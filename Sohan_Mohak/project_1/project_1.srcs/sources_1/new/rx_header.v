==> flow/design.v <==
module rx_header (
    input clk,
    input serial,
    input reset,
    output reg rx_dv,
    output reg general_dv,
    output reg [7:0] s_CT,
    output reg [15:0] s_FSA,
    output reg [15:0] s_LSA,
    output reg [15:0] obs_alert,
    output reg [15:0] max_dist_angle,
    output reg [15:0] min_dist_angle
);
    localparam idle     = 4'b0000;
    localparam header_1 = 4'b0001;
    localparam ct       = 4'b0010;
    localparam fsa      = 4'b0100;
    localparam fsa_1    = 4'b0101;
    localparam lsa      = 4'b0110;
    localparam lsa_1    = 4'b0111;
    localparam sample   = 4'b1000;
    localparam sample_1 = 4'b1001;
    localparam writing  = 4'b1100;
    localparam cleanup  = 4'b1111;
    wire [7:0] wi_general;
    wire wi_dv;
    reg [3:0] state; 
    reg [7:0] t_general;
    reg [15:0] sample_mem [255:0];
    reg [7:0]  sample_index;
    reg [7:0]  sample_expected;
    reg [15:0] s_header;
    reg [15:0] s_sample;
    reg [7:0]  min_dist_index;
    reg [7:0]  max_dist_index;
    reg [3:0]  k;
    reg [15:0] max_dist;
    reg [15:0] min_dist;
    integer i;
    uart_rx general( clk, serial, wi_dv, wi_general);
    always @(posedge clk) begin
        if (reset) begin
            rx_dv <= 1'b0;
            general_dv <= 1'b0;
            state <= idle;
            t_general <= 8'h00;
            sample_index <= 8'h00;
            sample_expected <= 8'h00;
            s_header <= 16'h0000;
            s_sample <= 16'h0000;
            obs_alert <= 16'h0000;
            max_dist <= 16'h0000;
            min_dist <= 16'hFFFF;
            max_dist_index <= 8'h00;
            min_dist_index <= 8'h00;
            k <= 4'h0;
            max_dist_angle <= 16'h0000;
            min_dist_angle <= 16'h0000;
        end 
        else begin
            t_general <= wi_general;
            general_dv <= wi_dv;
            case (state)
                idle: begin
                    max_dist <= 16'h0000;
                    min_dist <= 16'hFFFF;
                    if (wi_dv) begin
                        if (wi_general == 8'h55) begin
                            s_header[7:0] <= wi_general;
                            state <= header_1;
                            obs_alert <= 16'h0000;
                        end else begin
                            state <= idle;
                        end
                    end else begin
                        state <= idle;
                    end
                end
                header_1: begin
                    if (wi_dv) begin
                        if (wi_general == 8'hAA) begin
                            s_header[15:8] <= wi_general;
                            state <= ct;
                        end else begin
                            state <= idle;
                        end
                    end
                end
                ct: begin
                    if (wi_dv) begin
                        s_CT <= wi_general;
                        sample_expected <= wi_general;
                        sample_index <= 8'h00;
                        case (wi_general)
                            8'd1: k <= 0;
                            8'd2: k <= 1;
                            8'd4: k <= 2;
                            8'd8: k <= 3;
                            8'd16: k <= 4;
                            8'd32: k <= 5;
                            8'd64: k <= 6;
                            8'd128: k <= 7;
                            default: k <= 0;
                        endcase
                        state <= fsa;
                    end
                end
                fsa: begin
                    if (wi_dv) begin
                        s_FSA[7:0] <= wi_general;
                        state <= fsa_1;
                    end
                end
                fsa_1: begin
                    if (wi_dv) begin
                        s_FSA[15:8] <= wi_general;
                        state <= lsa;
                    end
                end
                lsa: begin
                    if (wi_dv) begin
                        s_LSA[7:0] <= wi_general;
                        state <= lsa_1;
                    end
                end
                lsa_1: begin
                    if (wi_dv) begin
                        s_LSA[15:8] <= wi_general;
                        state <= sample;
                    end
                end
                sample: begin
                    if (wi_dv) begin
                        s_sample[7:0] <= wi_general;
                        state <= sample_1;
                    end
                end
                sample_1: begin
                    if (wi_dv) begin
                        s_sample[15:8] <= wi_general;
                        state <= writing;
                    end
                end
                writing: begin
                    sample_mem[sample_index] <= s_sample;
                    if (sample_index < sample_expected) begin
                        if (sample_index < 16) begin
                            if (s_sample <16'd102) begin
                                obs_alert <= obs_alert | (16'h1 << sample_index);
                            end
                        end
                        if (s_sample < min_dist) begin
                            min_dist <= s_sample;
                            min_dist_index <= sample_index;
                        end
                        if (s_sample > max_dist) begin
                            max_dist <= s_sample;
                            max_dist_index <= sample_index;
                        end
                    end
                    if (sample_index == sample_expected - 1) begin
                        max_dist_angle <= s_FSA + (max_dist_index * ((s_LSA - s_FSA) >> k));
                        min_dist_angle <= s_FSA + (min_dist_index * ((s_LSA - s_FSA) >> k));
                        rx_dv <= 1'b1;
                        state <= cleanup;
                    end else begin
                        sample_index <= sample_index + 1;
                        state <= sample;
                    end
                end
                cleanup: begin
                    rx_dv <= 1'b0;
                    sample_index <= 8'h00;
                    state <= idle;
                end
                default: begin
                    state <= idle;
                end
            endcase
        end
    end
endmodule
module uart_rx #(
    parameter N = 1,
    parameter CLKS_PER_BIT = 87
)(
    input clk,
    input i_rx_s,
    output reg o_Rx_DV = 0,
    output reg [7:0] o_Rx_Byte = 8'b0
);
    localparam idle = 3'b000;
    localparam start = 3'b001;
    localparam data = 3'b010;
    localparam stop = 3'b011;
    localparam cleanup = 3'b100;
    reg [2:0] state = idle;
    reg [7:0] r_clock = 0;
    reg [2:0] r_index = 0;
    reg [7:0] rx_byte = 0;
    reg rx_data = 1;
    always @(posedge clk) begin
        rx_data <= i_rx_s;
    end
    always @(posedge clk) begin
        case (state)
            idle: begin
                o_Rx_DV <= 1'b0;
                r_clock <= 0;
                r_index <= 0;
                if (rx_data == 1'b0)
                    state <= start;
                else
                    state <= idle;
            end
            start: begin
                if (r_clock == (CLKS_PER_BIT-1)/2) begin
                    if (rx_data == 1'b0) begin
                        r_clock <= 0;
                        state <= data;
                    end else begin
                        state <= idle;
                    end
                end else begin
                    r_clock <= r_clock + 1;
                end
            end
            data: begin
                if (r_clock < CLKS_PER_BIT-1) begin
                    r_clock <= r_clock + 1;
                end else begin
                    r_clock <= 0;
                    rx_byte[r_index] <= rx_data;
                    if (r_index < 7) begin
                        r_index <= r_index + 1;
                    end else begin
                        r_index <= 0;
                        state <= stop;
                    end
                end
            end
            stop: begin
                if (r_clock < CLKS_PER_BIT-1) begin
                    r_clock <= r_clock + 1;
                end else begin
                    o_Rx_DV   <= 1'b1;
                    r_clock <= 0;
                    state <= cleanup;
                    o_Rx_Byte <= rx_byte;
                end
            end
            cleanup: begin
                state <= idle;
                o_Rx_DV <= 1'b0;
            end
            default: 
                state <= idle;
        endcase
    end
endmodule
From RTL to reports: rx_header
The steps from the RTL of rx_header to its reports follow in flow order.
Lines are those of the file above, counted from 1.
Operators carry their Yosys type and port widths (W data, S select, Z words).
Library cell names are shortened.
{"block": "setup", "top_module": "rx_header", "clock_port": "clk", "cell_library": "sky130hd", "pvt_corner": "tt_025C_1v80"}

Elaborated design
Source: Yosys, flattened and elaborated, memories not mapped. Widths are those after wreduce. Registers that Yosys merges into a memory's read port (data or address) are not register bits. Print and check cells do not count. Equal cells are merged and count once.
{"block": "word_totals", "output_inout_bits": 90, "elab_cells": 181, "inputBits": 3, "regBits": 210}
{"block": "op_classes", "logic": 6, "compare": 7, "shift": 4, "n_addsub": 8, "mul": 2, "n_eq": 47, "mux": 47, "reduce_logical": 33}
{"block": "op_table", "cell": "$mul A8 B16 Y16", "n": 2}
{"block": "op_table", "cell": "$mux W16", "n": 9}
{"block": "op_table", "cell": "$pmux W16 S2", "n": 3}
{"block": "op_table", "cell": "$pmux W8 S3", "n": 2}
{"block": "op_table", "cell": "$pmux W4 S10", "n": 1}
{"block": "op_table", "cell": "$mux W8", "n": 5}
{"block": "op_table", "cell": "$add A16 B16 Y16", "n": 2}
{"block": "op_table", "cell": "$eq A8 B32 Y1", "n": 1}
{"block": "op_table", "cell": "$mux W4", "n": 8}
{"block": "op_table", "cell": "$reduce_and A3 Y1", "n": 10}
{"block": "op_table", "cell": "$ne A2 B2 Y1 const B", "n": 11}
{"block": "op_table", "cell": "$pmux W3 S7", "n": 1}
{"block": "op_table", "cell": "$mux W3", "n": 7}
{"block": "op_table", "cell": "$ne A2 B1 Y1 const B", "n": 10}
{"block": "op_table", "cell": "$reduce_and A2 Y1", "n": 10}
{"block": "op_table", "cell": "$shl A1 B8 Y16 const A", "n": 1}
{"block": "op_table", "cell": "$sub A16 B16 Y16", "n": 1}
{"block": "op_table", "cell": "$gt A16 B16 Y1", "n": 1}
{"block": "op_table", "cell": "$lt A16 B16 Y1", "n": 1}
{"block": "op_table", "cell": "$or A16 B16 Y16", "n": 1}
{"block": "op_table", "cell": "$shr A16 B4 Y16", "n": 1}
{"block": "op_table", "cell": "$lt A16 B7 Y1 const B", "n": 1}
{"block": "op_table", "cell": "$eq A4 B3 Y1 const B", "n": 4}
{"block": "op_table", "cell": "$eq A4 B4 Y1 const B", "n": 4}
{"block": "op_table", "cell": "$add A8 B1 Y8 const B", "n": 2}
{"block": "op_table", "cell": "$eq A8 B6 Y1 const B", "n": 2}
{"block": "op_table", "cell": "$eq A8 B7 Y1 const B", "n": 2}
{"block": "op_table", "cell": "$eq A8 B8 Y1 const B", "n": 2}
Other operator kinds: 37; their cells: 49.

Longest topological paths
Longest topological path by Yosys (ltp), each cell counted once; first at word level (registers and memories cut), then after technology mapping (sequential cells cut; the memories' decode and read muxes count).
{"block": "depth", "ltp_word": 6, "abc_area": 0, "mapped_depth": 35, "depth_no_buf": 34}

Synthesis result
Source: synth_stat.txt of the flow (Yosys; design flattened, memories mapped). It holds for the ABC_AREA given above (unset counts as 0); a run with the other value may have another netlist.
Totals and module areas in this step are rounded.
{"block": "synth_totals", "stdcells": 1871, "ffs": 216, "area_mm2": 0.01727}
{"block": "types", "cell": "fa_1", "n": 149, "type_area_um2": 2.98E+03}
{"block": "types", "cell": "dfxtp_1", "n": 145, "type_area_um2": 2.9E+03}
{"block": "types", "cell": "edfxtp_1", "n": 71, "type_area_um2": 2.13E+03}
{"block": "types", "cell": "ha_1", "n": 111, "type_area_um2": 1.39E+03}
{"block": "types", "cell": "inv_1", "n": 276, "type_area_um2": 1.04E+03}
{"block": "types", "cell": "nand2_1", "n": 170, "type_area_um2": 638.112}
{"block": "types", "cell": "mux2i_1", "n": 61, "type_area_um2": 610.586}
{"block": "types", "cell": "and2_1", "n": 91, "type_area_um2": 569.296}
{"block": "types", "cell": "nor2_1", "n": 151, "type_area_um2": 566.794}
{"block": "types", "cell": "a21oi_1", "n": 106, "type_area_um2": 530.509}
{"block": "types", "cell": "xnor2_1", "n": 46, "type_area_um2": 402.886}
{"block": "types", "cell": "a22o_1", "n": 28, "type_area_um2": 245.235}
{"block": "types", "cell": "clkbuf_1", "n": 62, "type_area_um2": 232.723}
{"block": "types", "cell": "xor2_1", "n": 25, "type_area_um2": 218.96}
{"block": "types", "cell": "nor2b_1", "n": 29, "type_area_um2": 181.424}
{"block": "types", "cell": "a21o_1", "n": 24, "type_area_um2": 180.173}
{"block": "types", "cell": "nand2b_1", "n": 28, "type_area_um2": 175.168}
{"block": "types", "cell": "nand3_1", "n": 34, "type_area_um2": 170.163}
Not listed: further types 73, cells in them 264.
The figures by module come from a second, unflattened synthesis with its own total; it is not the netlist above.
{"block": "unflattened", "cells_unflattened": 1893, "hier_area_mm2": 0.01724}
Each row is one instance without its submodules.
{"block": "modules", "module": "rx_header", "cells": 1771, "mod_area_mm2": 0.01566, "seq_area_mm2": 0.004084, "n_inst": 1}
{"block": "modules", "module": "uart_rx", "cells": 122, "mod_area_mm2": 0.001575, "seq_area_mm2": 0.0009509, "n_inst": 1}

Path before layout
Path of least setup slack by OpenSTA after synthesis, without wires, with an ideal clock, recovery checks aside; 20% of the period is set as input and as output delay. Where synthesis merged equal registers, the netlist keeps one of their names.
{"block": "synth_timing", "path_kind": "reg2reg", "startpoint": "reg s_FSA[0]", "endpoint": "reg max_dist_angle[15]", "driving_pins": 31, "setup_ps": 64, "clock_period_ps": 9900, "path_buffers": 1, "required_time_ps": 9836, "slack_ps": 2824, "launch_ps": 0, "arrival_time_ps": 7013, "path_delay_ps": 7077, "synth_period_reached_ps": 7076}
"path_delay_ps" = arrival - input delay + setup time.
"driving_pins": output pins that drive a net of the path, with the launching flip-flop's if there is one; two outputs of one cell count as two.
"synth_period_reached_ps" = period - worst setup slack (recovery checks aside). The figure is calculated, with input and output delays left at 20% of the set period.
Between the ends stands the longest chain of elaborated cells between them, by number of cells; it is not shown to be the way that was timed. Of several equally long chains one is given.
A line is the first line of the expression or statement that the cell stems from. Yosys adds cells for indexed reads and writes and turns some case tables into memories.
{"block": "synth_via", "cell_sequence": "edfxtp_1 ha_1 fa_1 nand2b_1 a21oi_2 o211a_4 o41ai_4 xor2_1 mux4_2 nor2_1 a21o_1 clkbuf_1 nand2_1 fa_1 inv_1 fa_1 inv_1 fa_1 fa_1 inv_1 ha_1 o21ai_0 nand2b_1 a21oi_1 o21ai_0 nand4_1 a31oi_1 xor3_4 xnor3_1 o21a_1 nor2_1", "elab_chain_len": 4, "cone_cells": 4, "cone_classes": "add/sub (2); mul (1); shift (1)"}
{"block": "synth_lines", "item": "start, declared", "line_no": 8, "text": "output reg [15:0] s_FSA,"}
{"block": "synth_lines", "item": "start, assigned", "line_no": 110, "text": "s_FSA[7:0] <= wi_general;"}
{"block": "synth_lines", "item": "$sub A16 B16 Y16", "line_no": 162, "text": "max_dist_angle <= s_FSA + (max_dist_index * ((s_LSA - s_FSA) >> k));"}
{"block": "synth_lines", "item": "$shr A16 B4 Y16", "line_no": 162}
{"block": "synth_lines", "item": "$mul A8 B16 Y16", "line_no": 162}
{"block": "synth_lines", "item": "$add A16 B16 Y16", "line_no": 162}
{"block": "synth_lines", "item": "end, assigned", "line_no": 57, "text": "max_dist_angle <= 16'h0000;"}
{"block": "synth_lines", "item": "end, assigned", "line_no": 162}
{"block": "synth_lines", "item": "end, declared", "line_no": 11, "text": "output reg [15:0] max_dist_angle,"}

Path in the finished layout
From the final timing report of stored run 1: the path of least setup slack in the routed layout; clock arrival at registers is part of the times.
The report prints the path's times to 10 ps; the period is as set.
{"block": "layout_timing", "path_kind": "reg2reg", "startpoint": "reg s_LSA[2]", "endpoint": "reg max_dist_angle[15]", "clock_period_ps": 7150, "setup_ps": 70, "driving_pins": 28, "path_buffers": 2, "launch_ps": 580, "slack_ps": 250, "arrival_time_ps": 7400, "required_time_ps": 7650}
Between the ends stands the longest chain of elaborated cells between them, by number of cells; it is not shown to be the way that was timed. Of several equally long chains one is given.
{"block": "layout_via", "cell_sequence": "edfxtp_1 ha_4 o211ai_1 a21oi_2 buf_4 o2111ai_2 a31oi_2 nor3_1 or4_1 a21boi_4 buf_4 and2_1 fa_1 inv_1 fa_1 inv_1 fa_1 inv_1 fa_1 inv_1 ha_1 nor2_1 o21ba_2 a31oi_2 xor3_4 xnor3_1 o21a_1 nor2_1", "elab_chain_len": 4, "cone_cells": 4, "cone_classes": "add/sub (2); mul (1); shift (1)"}
{"block": "layout_lines", "item": "start, declared", "line_no": 9, "text": "output reg [15:0] s_LSA,"}
{"block": "layout_lines", "item": "start, assigned", "line_no": 122, "text": "s_LSA[7:0] <= wi_general;"}
{"block": "layout_lines", "item": "$sub A16 B16 Y16", "line_no": 162, "text": "max_dist_angle <= s_FSA + (max_dist_index * ((s_LSA - s_FSA) >> k));"}
{"block": "layout_lines", "item": "$shr A16 B4 Y16", "line_no": 162}
{"block": "layout_lines", "item": "$mul A8 B16 Y16", "line_no": 162}
{"block": "layout_lines", "item": "$add A16 B16 Y16", "line_no": 162}
{"block": "layout_lines", "item": "end, assigned", "line_no": 57, "text": "max_dist_angle <= 16'h0000;"}
{"block": "layout_lines", "item": "end, assigned", "line_no": 162}
{"block": "layout_lines", "item": "end, declared", "line_no": 11, "text": "output reg [15:0] max_dist_angle,"}

Subject: rx_header on sky130hd, stored results

Hello all,

Stored flow runs of rx_header (2 of them; Yosys, OpenROAD, sky130hd). They differ in their settings and are not a sequence. Constraints: input delay and output delay 20% of the set period each, output load 0.01 pF.
"timing.achieved_period_ps" is the run's clock period less its worst setup slack. It is reckoned from that one timing run; input and output delays stay at 20% of the period that was set.
By "critical_path_time_ps" is meant the share of the clock period that the worst setup path is allowed (20% is reserved at inputs, 20% at outputs), minus its slack. Clock arrival times at its registers enter into it.
"power.total_uw" is the tool's figure for a default switching activity; nothing was simulated.
"critical_path_time_ps" is given in steps of 10 ps.
Results are given in rounded form.

{"run": "stored run 1", "settings": { "period_ns": 7.15, "CORE_UTILIZATION": 31, "PLACE_DENSITY_LB_ADDON": 0.29, "CELL_PAD_IN_SITES_GLOBAL_PLACEMENT": 1, "CELL_PAD_IN_SITES_DETAIL_PLACEMENT": 0, "TNS_END_PERCENT": 60, "MIN_ROUTING_LAYER": "met2", "CAP_MARGIN": 20, "CORE_MARGIN": 2, "SLEW_MARGIN": 20 }, "results": { "synth_chip_area_mm2": 0.01727, "die_mm2": 0.05761, "final_stdcell_area_mm2": 0.02137, "final_util_pct": 38.8, "final_setup_ws_ps": 246, "timing.setup.tns_ps": 0, "timing.hold.ws_ps": 451, "power.total_uw": 3183, "timing.achieved_period_ps": 6904, "critical_path_time_ps": 6900, "worst_setup_path_type": "reg2reg" }}
{"run": "stored run 2", "settings": { "period_ns": 14.7, "CORE_UTILIZATION": 41, "PLACE_DENSITY_LB_ADDON": 0.29, "CORE_ASPECT_RATIO": 1.16, "CELL_PAD_IN_SITES_DETAIL_PLACEMENT": 1, "TNS_END_PERCENT": 60, "CAP_MARGIN": 25, "MAX_ROUTING_LAYER": "met4", "CORE_MARGIN": 2, "SLEW_MARGIN": 20 }, "results": { "synth_chip_area_mm2": 0.01727, "die_mm2": 0.04378, "final_stdcell_area_mm2": 0.01951, "final_util_pct": 46.6, "final_setup_ws_ps": 6506, "timing.setup.tns_ps": 0, "timing.hold.ws_ps": 446, "power.total_uw": 1531, "timing.achieved_period_ps": 8194, "critical_path_time_ps": 8190, "worst_setup_path_type": "reg2reg" }}

Thanks
